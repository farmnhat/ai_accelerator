==> flow/design.v <==
module serial #(
    parameter BUS = 31    
)(
    input  wire              clk,
    input  wire              rst,
    input  wire              en,
    input  wire [7:0]        in_ifmap,
    output wire [BUS:0]      out_ifmap
);
    reg [BUS:0] buffer;
    always @(posedge clk or posedge rst) begin
        if (rst) begin
            buffer    <= { (BUS+1){1'b0} };
        end else if (en) begin
            buffer    <= {in_ifmap, buffer[BUS:8]};
        end
    end
    assign out_ifmap = buffer;
endmodule
module paralel #(
    parameter BUS = 31    
)(
    input  wire              clk,
    input  wire              rst,
    input  wire              en,
    input  wire [BUS:0]    in_ifmap,
    output reg [7:0]      out_ifmap
);
    reg [BUS:0] buffer;
    reg [2:0] cnt;
    always @(posedge clk or posedge en) begin
        if (rst) begin
            cnt <= 0;
            out_ifmap <= 0;
        end 
        else if (en) begin
            cnt <= 1;
            if(cnt == 0)begin
                buffer <= in_ifmap;
            end
            else begin
                out_ifmap <= buffer[7:0];
                buffer <= buffer >> 8;
            end
        end 
    end
endmodule
module psum_acc #(
    parameter ACC_NUM=3
)(
    input  wire        clk,
    input  wire        rst,
    input  wire        en,  
    input  wire [7:0] psum_in,
    output reg  [7:0] accum_out
);
    reg [7:0] psum_buffer [0:ACC_NUM-1];     
    reg [$clog2(ACC_NUM):0] psum_count; 
    integer i;
    always @(posedge clk ) begin
        if (rst || !en) begin
            psum_count <= 0;
            accum_out  <= 0;
            for (i = 0; i < ACC_NUM; i = i + 1)
                psum_buffer[i] <= 0;
        end
        else begin
            psum_buffer[psum_count] = psum_in;
            if (psum_count == ACC_NUM - 1)
                psum_count = 0;
            else
                psum_count = psum_count + 1;
            accum_out = 0;
            for (i = 0; i < ACC_NUM; i = i + 1)
                accum_out = accum_out + psum_buffer[i];
        end
    end
endmodule
module pe #(
    parameter ACC_NUM=3
)(
    input  wire        clk,
    input  wire        rst,
    input  wire        en,
    input wire [7:0] input_ifmap,    
    input wire [7:0] input_filter,   
    output wire [7:0] output_psum      
);
    wire [15:0] mult_result;
    wire [7:0] acc_result;
    assign mult_result = rst ? 16'd0 : input_ifmap * input_filter;  
    psum_acc #(.ACC_NUM(ACC_NUM)) psum_acc_inst (
        .clk(clk),
        .rst(rst),
        .en(en),  
        .psum_in(mult_result[7:0]),  
        .accum_out(output_psum)
    );
endmodule
module pe_array_3x3 #(
    parameter IFMAP,
    parameter FILTER,
    parameter OUT
)(
    input  wire        clk,
    input  wire        en,
    input  wire        rst,
    input  wire [IFMAP*IFMAP*8 - 1:0] ifmap_in_flat ,
    input  wire [FILTER*FILTER*8 - 1:0] filter_in_flat ,
    output wire [OUT*OUT*8 - 1:0] sum_out_flat,
    output wire [7:0] psum_test0,
    output wire done_compute
);
wire [7:0] ifmap_in[IFMAP*IFMAP-1:0];  
wire [7:0] filter_in[FILTER*FILTER-1:0];  
reg [7:0] sum_out[8:0];  
reg done;
assign done_compute = done;
genvar k;
generate
    for (k = 0; k < IFMAP*IFMAP; k = k + 1)
        assign ifmap_in[k] = ifmap_in_flat[k * 8 +: 8];
    for (k = 0; k < FILTER*FILTER; k = k + 1)
        assign filter_in[k] = filter_in_flat[k * 8 +: 8];
    for (k = 0; k < 9; k = k + 1) 
        assign sum_out_flat[k*8 +: 8] = sum_out[k];
    endgenerate
reg [7:0] temp_ifmap[FILTER:0][FILTER:0];  
wire [7:0] temp_filter[FILTER:0][FILTER:0];
wire [7:0] psum_temp[FILTER:0];  
    assign psum_test0 = psum_temp[0];  
    wire [7:0] psum_row [0:FILTER-1][0:FILTER-1];  
reg [2:0] cnt;
    genvar i, j;
    generate
        for (i = 0; i < FILTER; i = i + 1) begin :row 
            for (j = 0; j < FILTER; j = j + 1) begin :col    
                pe #(.ACC_NUM(3)) pe (
                    .clk(clk),
                    .rst(rst),
                    .en(en),
                    .input_ifmap(temp_ifmap[i][j]),
                    .input_filter(temp_filter[i][j]),
                    .output_psum(psum_row[i][j])
                );
            end
            if (FILTER == 1) begin
                assign psum_temp[i] = psum_row[i][0];
            end else if (FILTER == 2) begin
                assign psum_temp[i] = psum_row[i][0] + psum_row[i][1];
            end else if (FILTER == 3) begin
                assign psum_temp[i] = psum_row[i][0] + psum_row[i][1] + psum_row[i][2];
            end else begin : GEN_ADDER
                wire [15:0] adder_stage [0:FILTER-1];
                for (j = 0; j < FILTER; j = j + 1) begin : RED
                    assign adder_stage[j] = psum_row[i][j];
                end
                integer rr;
                reg [15:0] comb_sum;
                always @(*) begin
                    comb_sum = 0;
                    for (rr = 0; rr < FILTER; rr = rr + 1)
                        comb_sum = comb_sum + adder_stage[rr];
                end
                assign psum_temp[i] = comb_sum[7:0];
            end
        end
    endgenerate
    reg [2:0] cnt_out;  
    always @(posedge clk)begin
        if(rst) begin
            cnt <= 0;
            done <= 0;
        end
        else if(cnt == OUT + 1) begin 
        end
        else begin
            cnt <= cnt + 1;
        end
    end
    always @(posedge clk)begin
        if(cnt == FILTER - 1) begin  
            cnt_out <= 0;
        end
        else if(cnt_out == OUT - 1) begin  
            done <= 1;
        end
        else begin
            cnt_out <= cnt_out + 1;
        end
    end
    always @(psum_temp[0], psum_temp[1], psum_temp[2]) begin
        if(cnt > OUT - 1)begin
        integer a;
            for (a = 0; a < FILTER; a = a + 1) begin
                sum_out[a*OUT + cnt_out] <= psum_temp[a];
            end
        end
    end
generate
    for (i = 0; i < FILTER; i = i + 1) begin : col
        for (j = 0; j < FILTER; j = j + 1) begin : row
            assign temp_filter[j][i] = filter_in[i + 3*j];
        end
    end
endgenerate
always @(posedge clk) begin
    if (~rst) begin
        integer a, b;
        for (a = 0; a < FILTER; a = a + 1) begin
            for (b = 0; b < FILTER; b = b + 1) begin
                temp_ifmap[a][b] <= ifmap_in[cnt + (a + b) * IFMAP];
            end
        end
    end
end
endmodule
module top#(
    parameter IFMAP=5,
    parameter FILTER=3,
    parameter OUT = IFMAP - FILTER + 1
)(
    input  wire              clk,
    input  wire              rst,
    input  wire              en,
    input  wire [7:0]        in_ifmap,
    input  wire [7:0]        in_filter,
    output reg  [7:0]        out,
    output reg              done
);
    localparam IDLE         = 3'd0;
    localparam SERIAL_LOAD_1  = 3'd1;
    localparam SERIAL_LOAD_2  = 3'd2;
    localparam COMPUTE      = 3'd3;
    localparam PARALLEL_OUT = 3'd4;
    localparam DONE         = 3'd5;
    reg [2:0] state, next_state;
    reg [8:0] compute_cnt;  
    reg done_serial1, done_serial2, done_para;
    wire [199:0] ifmap_bus;
    wire [71:0]  filter_bus;
    wire [71:0]  out_bus;
    wire done_compute;
    serial #(.BUS(IFMAP*IFMAP*8 - 1)) serial_ifmap (
        .clk(clk),
        .rst(rst),
        .en(done_serial1),
        .in_ifmap(in_ifmap),
        .out_ifmap(ifmap_bus)
    );
    serial #(.BUS(FILTER*FILTER*8 - 1)) serial_filter (
        .clk(clk),
        .rst(rst),
        .en(done_serial2),
        .in_ifmap(in_filter),
        .out_ifmap(filter_bus)
    );
    pe_array_3x3 #(
    .IFMAP(IFMAP), 
    .FILTER(FILTER), 
    .OUT(OUT))
    pe_array (
        .clk(clk),
        .en(~done_serial1),
        .rst(done_serial1),
        .ifmap_in_flat(ifmap_bus),
        .filter_in_flat(filter_bus),
        .sum_out_flat(out_bus),
        .done_compute(done_compute)
    );
    paralel #(.BUS(OUT*OUT*8 - 1)) out_para (
        .clk(clk),
        .rst(rst),
        .en(done_para),
        .in_ifmap(out_bus),
        .out_ifmap(out)
    );
    always @(posedge clk) begin
        if (rst) begin
            state         <= IDLE;
            compute_cnt   <= 0;
            done_serial1  <= 0;
            done_serial2  <= 0;
            done_para     <= 0;
            done          <= 0;
        end else begin
        case (state)
            IDLE: 
                if (en) begin
                    compute_cnt  <= 0;
                    done_serial1 <= 1;
                    done_serial2 <= 1;
                    done_para    <= 0;
                    state = SERIAL_LOAD_1;
                end
            SERIAL_LOAD_1: begin
                compute_cnt  <= compute_cnt + 1;
                if (compute_cnt == FILTER*FILTER - 1)begin
                    done_serial1 = 1;
                    done_serial2 = 0;
                    state = SERIAL_LOAD_2;
                end
            end
            SERIAL_LOAD_2: begin
            compute_cnt  <= compute_cnt + 1;
                if (compute_cnt == IFMAP*IFMAP - 1)begin
                    done_serial1 <= 0;
                    done_serial2 <= 0;
                    compute_cnt <= 0;
                    state = COMPUTE;
                end    
            end
            COMPUTE:begin
            compute_cnt  <= compute_cnt + 1;
                if (done_compute == 1)begin
                    done_para <= 1;
                    compute_cnt <= 0;
                    state = PARALLEL_OUT;
                end
            end
            PARALLEL_OUT: begin
            compute_cnt  <= compute_cnt + 1;
                if(compute_cnt == OUT*OUT) begin
                    state = DONE;
                end
            end
            DONE: begin
                done <= 1;
                compute_cnt   <= 0;
                done_serial1  <= 0;
                done_serial2  <= 0;
                done_para     <= 0;
                done_para     <= 0;
            end
        endcase
    end
    end
endmodule
## Tool chain data of pe

Tool output for the design above, in the order of the flow.
Lines are those of the file above, counted from 1.
Operators carry their Yosys type and port widths (W data, S select, Z words).
A cell with n/a has no value.

- Top: pe
- Clock port: clk
- Cell library: sky130hd
- Library corner: tt_025C_1v80

## Word level

Yosys after proc, flatten, opt, wreduce and memory -nomap, before mapping. Enables and synchronous resets that opt folds into registers are not counted as muxes. Print and check cells are not counted. Equal cells are merged and count once.

- Flip-flop bits (word level): 35
- Bits in latches: 0
- RAM bits: 0
- ROM bits: 0
- Clocked read ports x word width: 0
- Memory cells: 0
- Bits of input ports: 19
- Output and inout bits: 8
- Cells after elaboration: 23

- $add $sub $neg: 3
- Multiply operators: 1
- Divide/modulo/power cells: 0
- Magnitude comparators: 0
- Equal/unequal tests: 3
- Shift operators: 0
- Muxes and demuxes: 7
- Bitwise logic cells: 0
- Reductions and logical operators: 4

Operators by type and width:

| cell | number |
|---|---|
| $mul A8 B8 Y8 | 1 |
| $mux W8 | 7 |
| $add A8 B8 Y8 | 2 |
| $add A3 B1 Y3 const B | 1 |
| $eq A3 B2 Y1 const B | 1 |
| $eq A2 B1 Y1 const B | 1 |
| $eq A2 B2 Y1 const B | 1 |
| $logic_not A2 Y1 | 1 |
| $reduce_or A2 Y1 | 1 |
| $logic_or A1 B1 Y1 | 1 |
| $logic_not A1 Y1 | 1 |

## Depth

Depth = most cells in a row (Yosys ltp): at word level without a register or memory, in the mapped netlist without a sequential cell, where the memories' decode and read muxes count.

- Depth in word-level cells: 6
- ABC_AREA: 1
- Gate-level depth with buffers: 31
- Mapped depth without buffers: 30

## Mapped cells and area

Source: synth_stat.txt of the flow (Yosys; design flattened, memories mapped). It holds for the ABC_AREA given above (unset counts as 0); a run with the other value may have another netlist.
The area totals of this step are shown rounded.

- Cell count: 392
- Cell area after synthesis: 2780 µm²
- Sequential part of the area: 701 µm²
- Mapped flip-flops: 35
- Buffers: 10

Cell types:

| cell | number | total area (µm²) |
|---|---|---|
| sky130_fd_sc_hd__dfxtp_1 | 35 | 700.672 |
| sky130_fd_sc_hd__nand2_1 | 109 | 409.142 |
| sky130_fd_sc_hd__fa_1 | 20 | 400.384 |
| sky130_fd_sc_hd__ha_1 | 26 | 325.312 |
| sky130_fd_sc_hd__inv_1 | 71 | 266.506 |
| sky130_fd_sc_hd__nor2_1 | 33 | 123.869 |
| sky130_fd_sc_hd__o21ai_0 | 20 | 100.096 |
| sky130_fd_sc_hd__a21oi_1 | 18 | 90.086 |
| sky130_fd_sc_hd__nand2_2 | 13 | 81.328 |
| sky130_fd_sc_hd__nand3_1 | 11 | 55.053 |
| sky130_fd_sc_hd__xnor2_1 | 4 | 35.034 |
| sky130_fd_sc_hd__nand3_2 | 3 | 30.029 |
| sky130_fd_sc_hd__clkbuf_1 | 5 | 18.768 |
| sky130_fd_sc_hd__buf_4 | 2 | 15.014 |
| sky130_fd_sc_hd__a31oi_1 | 2 | 12.512 |
| sky130_fd_sc_hd__nand4_1 | 2 | 12.512 |
| sky130_fd_sc_hd__nor2_2 | 2 | 12.512 |
| sky130_fd_sc_hd__or2_2 | 2 | 12.512 |

Not listed: further types 10, cells in them 14.

## Worst setup path after synthesis

OpenSTA on the mapped netlist: ideal clock, no wires. The path of least setup slack (recovery checks aside). Input and output delay are each 20% of the period. Register names are those of the netlist, which keeps one name where synthesis merged equal registers.

- Kind: input-to-reg
- From: in input_ifmap[0]
- To: reg psum_acc_inst.accum_out[7]
- Clock period: 5.6 ns
- External input delay: 1.120 ns
- Setup time: 0.115 ns
- Launch time at the first pin: 1.120 ns
- Data arrival time: 5.911 ns
- Required time: 5.485 ns
- Setup slack: -0.426 ns
- Delay of the path: 4.906 ns
- Stages: 27
- Buffers on the path: 1
- Period reached after synthesis: 6.026 ns

"delay of the path" = arrival - input delay + setup time.
"stages" counts driving pins, that of a launching flip-flop among them; a cell with two outputs on the path counts twice.
"period reached after synthesis" = period - worst setup slack (recovery checks aside). The figure is calculated, with input and output delays left at 20% of the set period.
Between the ends stands the longest chain of elaborated cells between them, by number of cells; it is not shown to be the way that was timed. Of several equally long chains one is given.
A line is the first line of the expression or statement that the cell stems from. Yosys adds cells for indexed reads and writes and turns some case tables into memories.
At most two assigning lines are given for a register; there are more.

- Path through: sky130_fd_sc_hd__buf_4 > sky130_fd_sc_hd__nand2_1 > sky130_fd_sc_hd__fa_1 > sky130_fd_sc_hd__fa_1 > sky130_fd_sc_hd__inv_1 > sky130_fd_sc_hd__ha_1 > sky130_fd_sc_hd__inv_1 > sky130_fd_sc_hd__fa_1 > sky130_fd_sc_hd__inv_1 > sky130_fd_sc_hd__ha_1 > sky130_fd_sc_hd__a21o_1 > sky130_fd_sc_hd__a31oi_1 > sky130_fd_sc_hd__xor2_1 > sky130_fd_sc_hd__or2_2 > sky130_fd_sc_hd__nand2_1 > sky130_fd_sc_hd__o21ai_0 > sky130_fd_sc_hd__fa_1 > sky130_fd_sc_hd__inv_1 > sky130_fd_sc_hd__ha_1 > sky130_fd_sc_hd__inv_1 > sky130_fd_sc_hd__nor2_1 > sky130_fd_sc_hd__nor2_1 > sky130_fd_sc_hd__inv_1 > sky130_fd_sc_hd__nand3_1 > sky130_fd_sc_hd__nand3_1 > sky130_fd_sc_hd__a21oi_1 > sky130_fd_sc_hd__nor2_1
- Cells in the longest elaborated chain: 6
- Elaborated cells between the ends (all ways): 10
- RTL lines with such cells: 4
- Those cells by class: 2 x add/sub; 1 x mul; 7 x mux

Ends and longest elaborated chain, after synthesis:

| element | line | text |
|---|---|---|
| start, declared | 85 | `input wire [7:0] input_ifmap,` |
| $mul A8 B8 Y8 | 91 | `assign mult_result = rst ? 16'd0 : input_ifmap * input_filter;` |
| $mux W8 | 91 |  |
| $mux W8 | 68 | `psum_buffer[psum_count] = psum_in;` |
| $mux W8 | 61 | `if (rst \|\| !en) begin` |
| $add A8 B8 Y8 (2 in a row) | 75 | `accum_out = accum_out + psum_buffer[i];` |
| end, assigned | 73 | `accum_out = 0;` |
| end, assigned | 75 |  |
| end, declared | 55 | `output reg  [7:0] accum_out` |

## Worst path after layout

From the final timing report of record 1: the path of least setup slack in the routed layout; clock arrival at registers is part of the times.

- Kind: input-to-reg
- From: in input_filter[2]
- To: reg psum_acc_inst.accum_out[7]
- Clock period: 3.78 ns
- External input delay: 0.76 ns
- Setup time: 0.10 ns
- Launch time at the first pin: 0.76 ns
- Data arrival time: 5.93 ns
- Required time: 4.00 ns
- Setup slack: -1.94 ns
- Stages: 30
- Buffers on the path: 3

Between the ends stands the longest chain of elaborated cells between them, by number of cells; it is not shown to be the way that was timed. Of several equally long chains one is given.
At most two assigning lines are given for a register; there are more.

- Path through: sky130_fd_sc_hd__buf_8 > sky130_fd_sc_hd__buf_6 > sky130_fd_sc_hd__nand2_4 > sky130_fd_sc_hd__inv_2 > sky130_fd_sc_hd__ha_4 > sky130_fd_sc_hd__inv_2 > sky130_fd_sc_hd__fa_1 > sky130_fd_sc_hd__inv_2 > sky130_fd_sc_hd__ha_4 > sky130_fd_sc_hd__fa_2 > sky130_fd_sc_hd__inv_2 > sky130_fd_sc_hd__fa_2 > sky130_fd_sc_hd__o21ai_4 > sky130_fd_sc_hd__o21ai_4 > sky130_fd_sc_hd__fa_1 > sky130_fd_sc_hd__inv_2 > sky130_fd_sc_hd__ha_4 > sky130_fd_sc_hd__buf_6 > sky130_fd_sc_hd__a21oi_4 > sky130_fd_sc_hd__o31ai_4 > sky130_fd_sc_hd__nand2_1 > sky130_fd_sc_hd__inv_2 > sky130_fd_sc_hd__nor2_2 > sky130_fd_sc_hd__nor2_2 > sky130_fd_sc_hd__nor2_4 > sky130_fd_sc_hd__nand3_2 > sky130_fd_sc_hd__nand2_2 > sky130_fd_sc_hd__nand2_2 > sky130_fd_sc_hd__a21oi_2 > sky130_fd_sc_hd__nor2_2
- Cells in the longest elaborated chain: 6
- Elaborated cells between the ends (all ways): 10
- RTL lines with such cells: 4
- Those cells by class: 2 x add/sub; 1 x mul; 7 x mux

Ends and longest elaborated chain, post-layout:

| element | line | text |
|---|---|---|
| start, declared | 86 | `input wire [7:0] input_filter,` |
| $mul A8 B8 Y8 | 91 | `assign mult_result = rst ? 16'd0 : input_ifmap * input_filter;` |
| $mux W8 | 91 |  |
| $mux W8 | 68 | `psum_buffer[psum_count] = psum_in;` |
| $mux W8 | 61 | `if (rst \|\| !en) begin` |
| $add A8 B8 Y8 (2 in a row) | 75 | `accum_out = accum_out + psum_buffer[i];` |
| end, assigned | 73 | `accum_out = 0;` |
| end, assigned | 75 |  |
| end, declared | 55 | `output reg  [7:0] accum_out` |

Data sheet: physical implementation of pe

Record of 2 stored runs of the RTL-to-layout flow on pe, platform sky130hd. The runs are unordered. Constraints: input delay and output delay 20% of the set period each, output load 0.01 pF.
"period reached" is the run's clock period less its worst setup slack. It is reckoned from that one timing run; input and output delays stay at 20% of the period that was set.
By "time used up by the worst setup path" is meant the share of the clock period that the worst setup path is allowed (20% is reserved at inputs, 20% at outputs), minus its slack. Clock arrival times at its registers enter into it.
"total power after layout" rests on the timing tool's default activity at the inputs, not on a simulated workload.
Results are given in rounded form.

### Record 1

==> flow/run.sh <==
#!/bin/bash
# the make line also repeats the synthesis and layout settings of config.mk as NAME=value (left out here)
make -C /OpenROAD-flow-scripts/flow DESIGN_CONFIG=/design/flow/config.mk WORK_HOME=/design/flow/orfs CLKGATE_MAP_FILE= finish
==> flow/config.mk <==
export PLATFORM = sky130hd
export DESIGN_NAME = pe
export DESIGN_NICKNAME = pe
export VERILOG_FILES = /design/flow/design.v
export SDC_FILE = /design/flow/constraint.sdc
export NUM_CORES = 4
export LEC_CHECK = 0
export ABC_AREA = 1
export CAP_MARGIN = 20
export CELL_PAD_IN_SITES_DETAIL_PLACEMENT = 2
export CORE_MARGIN = 3
export CORE_UTILIZATION = 27
export CTS_CLUSTER_DIAMETER = 302
export MIN_ROUTING_LAYER = met2
export PLACE_DENSITY = 0.64
export SETUP_SLACK_MARGIN = 0.58
export SLEW_MARGIN = 20
==> flow/constraint.sdc <==
create_clock -name core_clock -period 3.78 [get_ports {clk}]
set_input_delay 0.7560 -clock core_clock [delete_from_list [all_inputs] [get_ports {clk}]]
set_output_delay 0.7560 -clock core_clock [all_outputs]
set_load 0.01 [all_outputs]

Results of record 1:
- Die size: 11600 µm²
- Setup slack of the worst path: -1.94 ns
- Standard-cell area after routing: 5120 µm²
- Sum of negative setup slack: -12.1 ns
- Total power after layout: 0.00227 W
- Utilization after layout: 0.517
- Period reached: 5.717 ns
- Worst-case hold slack: 0.507 ns
- Time used up by the worst setup path: 4.96 ns
- Type of the worst setup path: input-to-reg
- Chip area in the Yosys report: 2780 µm²

### Record 2

==> flow/run.sh <==
#!/bin/bash
# the make line also repeats the synthesis and layout settings of config.mk as NAME=value (left out here)
make -C /OpenROAD-flow-scripts/flow DESIGN_CONFIG=/design/flow/config.mk WORK_HOME=/design/flow/orfs CLKGATE_MAP_FILE= finish
==> flow/config.mk <==
export PLATFORM = sky130hd
export DESIGN_NAME = pe
export DESIGN_NICKNAME = pe
export VERILOG_FILES = /design/flow/design.v
export SDC_FILE = /design/flow/constraint.sdc
export NUM_CORES = 4
export LEC_CHECK = 0
export ABC_AREA = 1
export CAP_MARGIN = 20
export CORE_MARGIN = 2
export CORE_UTILIZATION = 58
export CTS_CLUSTER_DIAMETER = 168
export CTS_CLUSTER_SIZE = 40
export GPL_ROUTABILITY_DRIVEN = 0
export PLACE_DENSITY_LB_ADDON = 0.3
export SLEW_MARGIN = 20
export TNS_END_PERCENT = 85
==> flow/constraint.sdc <==
create_clock -name core_clock -period 9.92 [get_ports {clk}]
set_input_delay 1.9840 -clock core_clock [delete_from_list [all_inputs] [get_ports {clk}]]
set_output_delay 1.9840 -clock core_clock [all_outputs]
set_load 0.01 [all_outputs]

Results of record 2:
- Die size: 5370 µm²
- Setup slack of the worst path: 2.30 ns
- Standard-cell area after routing: 3180 µm²
- Sum of negative setup slack: 0.000 ns
- Total power after layout: 0.000465 W
- Utilization after layout: 0.682
- Period reached: 7.620 ns
- Worst-case hold slack: 0.476 ns
- Time used up by the worst setup path: 5.64 ns
- Type of the worst setup path: input-to-reg
- Chip area in the Yosys report: 2780 µm²
